==> flow/design.v <==
module Running_light(
    input sys_clk,       
    input sys_rst_n,     
    output reg [3:0] LED
);
parameter NUM= 24999999; 
reg [24:0] counter;            
always @(posedge sys_clk or negedge sys_rst_n) begin
    if (!sys_rst_n)   
        counter <= 25'd0;       
    else if (counter == NUM)   
        counter <= 25'd0;       
    else
        counter <= counter + 25'd1; 
end
always @(posedge sys_clk or negedge sys_rst_n) begin
    if (!sys_rst_n)   
        LED <= 4'b1110;            
    else if (counter >= NUM)           
        LED <= {LED[2:0], LED[3]};  
    else
        LED<= LED;  
end
endmodule
==> Step by step through the tools: Running_light <==
The steps from the RTL of Running_light to its reports follow in flow order.
Lines are those of the file above, counted from 1.
{ "inputs": {"design": "Running_light", "clk_port": "sys_clk", "library": "sky130hd", "corner": "tt_025C_1v80"} }

==> Word level <==
Yosys after proc, flatten, opt, wreduce and memory -nomap, before mapping. Enables and synchronous resets that opt folds into registers are not counted as muxes. Memory bits, and registers merged into a memory's read port (data or address), are not among the register bits. Print and check cells are not counted. Equal cells are merged and count once.
{ "word_totals": {"romBits": 0, "wordCells": 6, "output_inout_bits": 4, "memories": 0, "register_bits": 29, "ram_bits": 0, "clocked_rd_ports_x_width": 0, "latchBits": 0} }
{ "op_classes": {"n_mux": 1, "div_mod_pow": 0, "reduce_and_logical": 0, "equal": 1, "bitwise": 0, "cmp": 1, "addsub": 1, "n_shift": 0, "n_mul": 0} }
{ "op_table": {"columns": ["operator", "n"], "rows": [
  ["25-bit by 1-bit adder with 25-bit output (second input constant)", 1],
  ["25-bit greater-or-equal comparator (second input constant)", 1],
  ["25-bit equality test (second input constant)", 1],
  ["25-bit 2-to-1 mux", 1]
]} }

==> Depth <==
Yosys ltp: most cells in a row. Word level: on the elaborated netlist, between registers, memories and ports. Mapped: between sequential cells and ports; inverters and the memories' decode and read muxes count.
{ "depth": {"ltp_word": 2, "ABC_AREA": 0, "mapped_depth": 8, "ltp_nobuf": 6} }

==> After synthesis <==
Source: synth_stat.txt of the flow (Yosys; design flattened, memories mapped). It holds for the ABC_AREA given above (unset counts as 0); a run with the other value may have another netlist.
{ "by_type": {"columns": ["cell", "n", "area_total_um2"], "rows": [
  ["sky130_fd_sc_hd__dfrtp_1", 26, 650.624],
  ["sky130_fd_sc_hd__xor2_1", 14, 122.618],
  ["sky130_fd_sc_hd__dfstp_2", 3, 78.826],
  ["sky130_fd_sc_hd__xnor2_1", 8, 70.067],
  ["sky130_fd_sc_hd__nor2_1", 17, 63.811],
  ["sky130_fd_sc_hd__nand4_1", 8, 50.048],
  ["sky130_fd_sc_hd__mux2_2", 4, 45.043],
  ["sky130_fd_sc_hd__nor4_4", 2, 42.541],
  ["sky130_fd_sc_hd__nand3_2", 4, 40.038],
  ["sky130_fd_sc_hd__and3_1", 6, 37.536],
  ["sky130_fd_sc_hd__nand2_1", 8, 30.029],
  ["sky130_fd_sc_hd__and4_1", 2, 17.517],
  ["sky130_fd_sc_hd__nor3_4", 1, 16.266],
  ["sky130_fd_sc_hd__buf_4", 2, 15.014],
  ["sky130_fd_sc_hd__nand3_1", 3, 15.014],
  ["sky130_fd_sc_hd__a31oi_1", 2, 12.512],
  ["sky130_fd_sc_hd__and2_1", 2, 12.512],
  ["sky130_fd_sc_hd__and4bb_2", 1, 12.512]
]} }
Not listed: further types 13, cells in them 15.
{ "synth_totals": {"cell_count": 128, "synth_area_um2": 1437.6, "seq_area_um2": 729.4, "ff_cells": 29} }

==> Timing after synthesis <==
Path of least setup slack by OpenSTA after synthesis, without wires, with an ideal clock, recovery checks aside; 20% of the period is set as input and as output delay. Where synthesis merged equal registers, the netlist keeps one of their names.
{ "synth_path": {"kind": "register -> register", "start": "register counter[0]", "end": "register LED[0]", "path_slack_ns": 0.046, "tclk_ns": 1.88, "n_path_buf": 0, "setup_time_ns": 0.125, "arrival_ns": 1.709, "path_stages": 7, "path_delay_ns": 1.834, "synth_period_reached_ns": 1.834} }
"path_delay_ns" = arrival - input delay + setup time.
"path_stages": output pins that drive a net of the path, with the launching flip-flop's if there is one; two outputs of one cell count as two.
"synth_period_reached_ns" is the clock period less the worst setup slack; recovery checks do not enter. This is arithmetic on one report: input and output delays are still those of the set period (20% each).
Between the ends stands the longest chain of elaborated cells between them, by number of cells; it is not shown to be the way that was timed. Of several equally long chains one is given.
Each line given opens the expression or statement behind the cell; cells for indexed reads and writes are added by Yosys, which also makes memories of some case tables.
A register here has more assigning lines than the two given.
{ "synth_between": {"path_cell_list": "sky130_fd_sc_hd__dfrtp_1 sky130_fd_sc_hd__ha_1 sky130_fd_sc_hd__nand2_1 sky130_fd_sc_hd__nor2_4 sky130_fd_sc_hd__or3b_1 sky130_fd_sc_hd__a21oi_2 sky130_fd_sc_hd__mux2_2", "elab_chain_cells": 1, "cone_cells": 1, "lines_between": 1} }
{ "synth_rtl": {"columns": ["item", "line", "source"], "rows": [
  ["from (decl)", 7, "reg [24:0] counter;"],
  ["from (assign)", 10, "counter <= 25'd0;"],
  ["from (assign)", 14, "counter <= counter + 25'd1;"],
  ["25-bit greater-or-equal comparator", 19, "else if (counter >= NUM)"],
  ["to (assign)", 18, "LED <= 4'b1110;"],
  ["to (assign)", 20, "LED <= {LED[2:0], LED[3]};"],
  ["to (decl)", 4, "output reg [3:0] LED"]
]} }

==> Worst path after layout <==
From the final timing report of stored run 1: the path of least setup slack in the routed layout; clock arrival at registers is part of the times.
{ "layout_path": {"kind": "register -> register", "start": "register counter[0]", "end": "register LED[0]", "n_path_buf": 0, "path_stages": 7, "path_slack_ns": 0.41, "setup_time_ns": 0.12, "arrival_ns": 2.01, "tclk_ns": 2.26} }
Between the ends stands the longest chain of elaborated cells between them, by number of cells; it is not shown to be the way that was timed. Of several equally long chains one is given.
A register here has more assigning lines than the two given.
{ "layout_between": {"path_cell_list": "sky130_fd_sc_hd__dfrtp_1 sky130_fd_sc_hd__ha_2 sky130_fd_sc_hd__nand2_1 sky130_fd_sc_hd__nor2_4 sky130_fd_sc_hd__or3b_1 sky130_fd_sc_hd__a21oi_4 sky130_fd_sc_hd__mux2_2", "elab_chain_cells": 1, "cone_cells": 1, "lines_between": 1} }
{ "layout_rtl": {"columns": ["item", "line", "source"], "rows": [
  ["from (decl)", 7, "reg [24:0] counter;"],
  ["from (assign)", 10, "counter <= 25'd0;"],
  ["from (assign)", 14, "counter <= counter + 25'd1;"],
  ["25-bit greater-or-equal comparator", 19, "else if (counter >= NUM)"],
  ["to (assign)", 18, "LED <= 4'b1110;"],
  ["to (assign)", 20, "LED <= {LED[2:0], LED[3]};"],
  ["to (decl)", 4, "output reg [3:0] LED"]
]} }

Ticket comment

Design Running_light on sky130hd. What follows are 2 stored runs of the flow, each under its own settings; their order means nothing. The constraints put input and output delay at 20% of the set period each and load the outputs with 0.01 pF.
"period_less_ws_ns" = clock period - worst setup slack. The figure is calculated, with input and output delays left at 20% of the set period.
By "worst_setup_path_time_ns" is meant the share of the clock period that the worst setup path is allowed (20% is reserved at inputs, 20% at outputs), minus its slack. Clock arrival times at its registers enter into it.
"power.total_mw" is the tool's figure for a default switching activity; nothing was simulated.
[
  {
    "run": "stored run 1",
    "settings": { "period_ns": 2.26, "CORE_UTILIZATION": 22, "SETUP_SLACK_MARGIN": 0.32, "PLACE_DENSITY": 0.86, "CORE_ASPECT_RATIO": 0.68, "CORE_MARGIN": 4, "CELL_PAD_IN_SITES_GLOBAL_PLACEMENT": 1, "GPL_ROUTABILITY_DRIVEN": 0, "CAP_MARGIN": 0, "SLEW_MARGIN": 20 },
    "results": { "dieArea_um2": 7916.2, "power.total_mw": 0.9627, "timing.hold.ws_ns": 0.501, "period_less_ws_ns": 1.852, "util_pct": 27.7, "setup_ws_ns": 0.408, "setup_tns_ns": 0.000, "cell_area_final_um2": 1692.9, "synth_chip_area_um2": 1437.6, "worst_setup_path_time_ns": 1.85, "critical_path_type": "register -> register" }
  },
  {
    "run": "stored run 2",
    "settings": { "period_ns": 1.21, "CORE_UTILIZATION": 68, "PLACE_DENSITY_LB_ADDON": 0.04, "TNS_END_PERCENT": 85, "CTS_CLUSTER_SIZE": 26, "CAP_MARGIN": 0, "CORE_MARGIN": 2, "SLEW_MARGIN": 20 },
    "outcome": "stopped before the end: clock tree synthesis reported DPL-0038"
  }
]
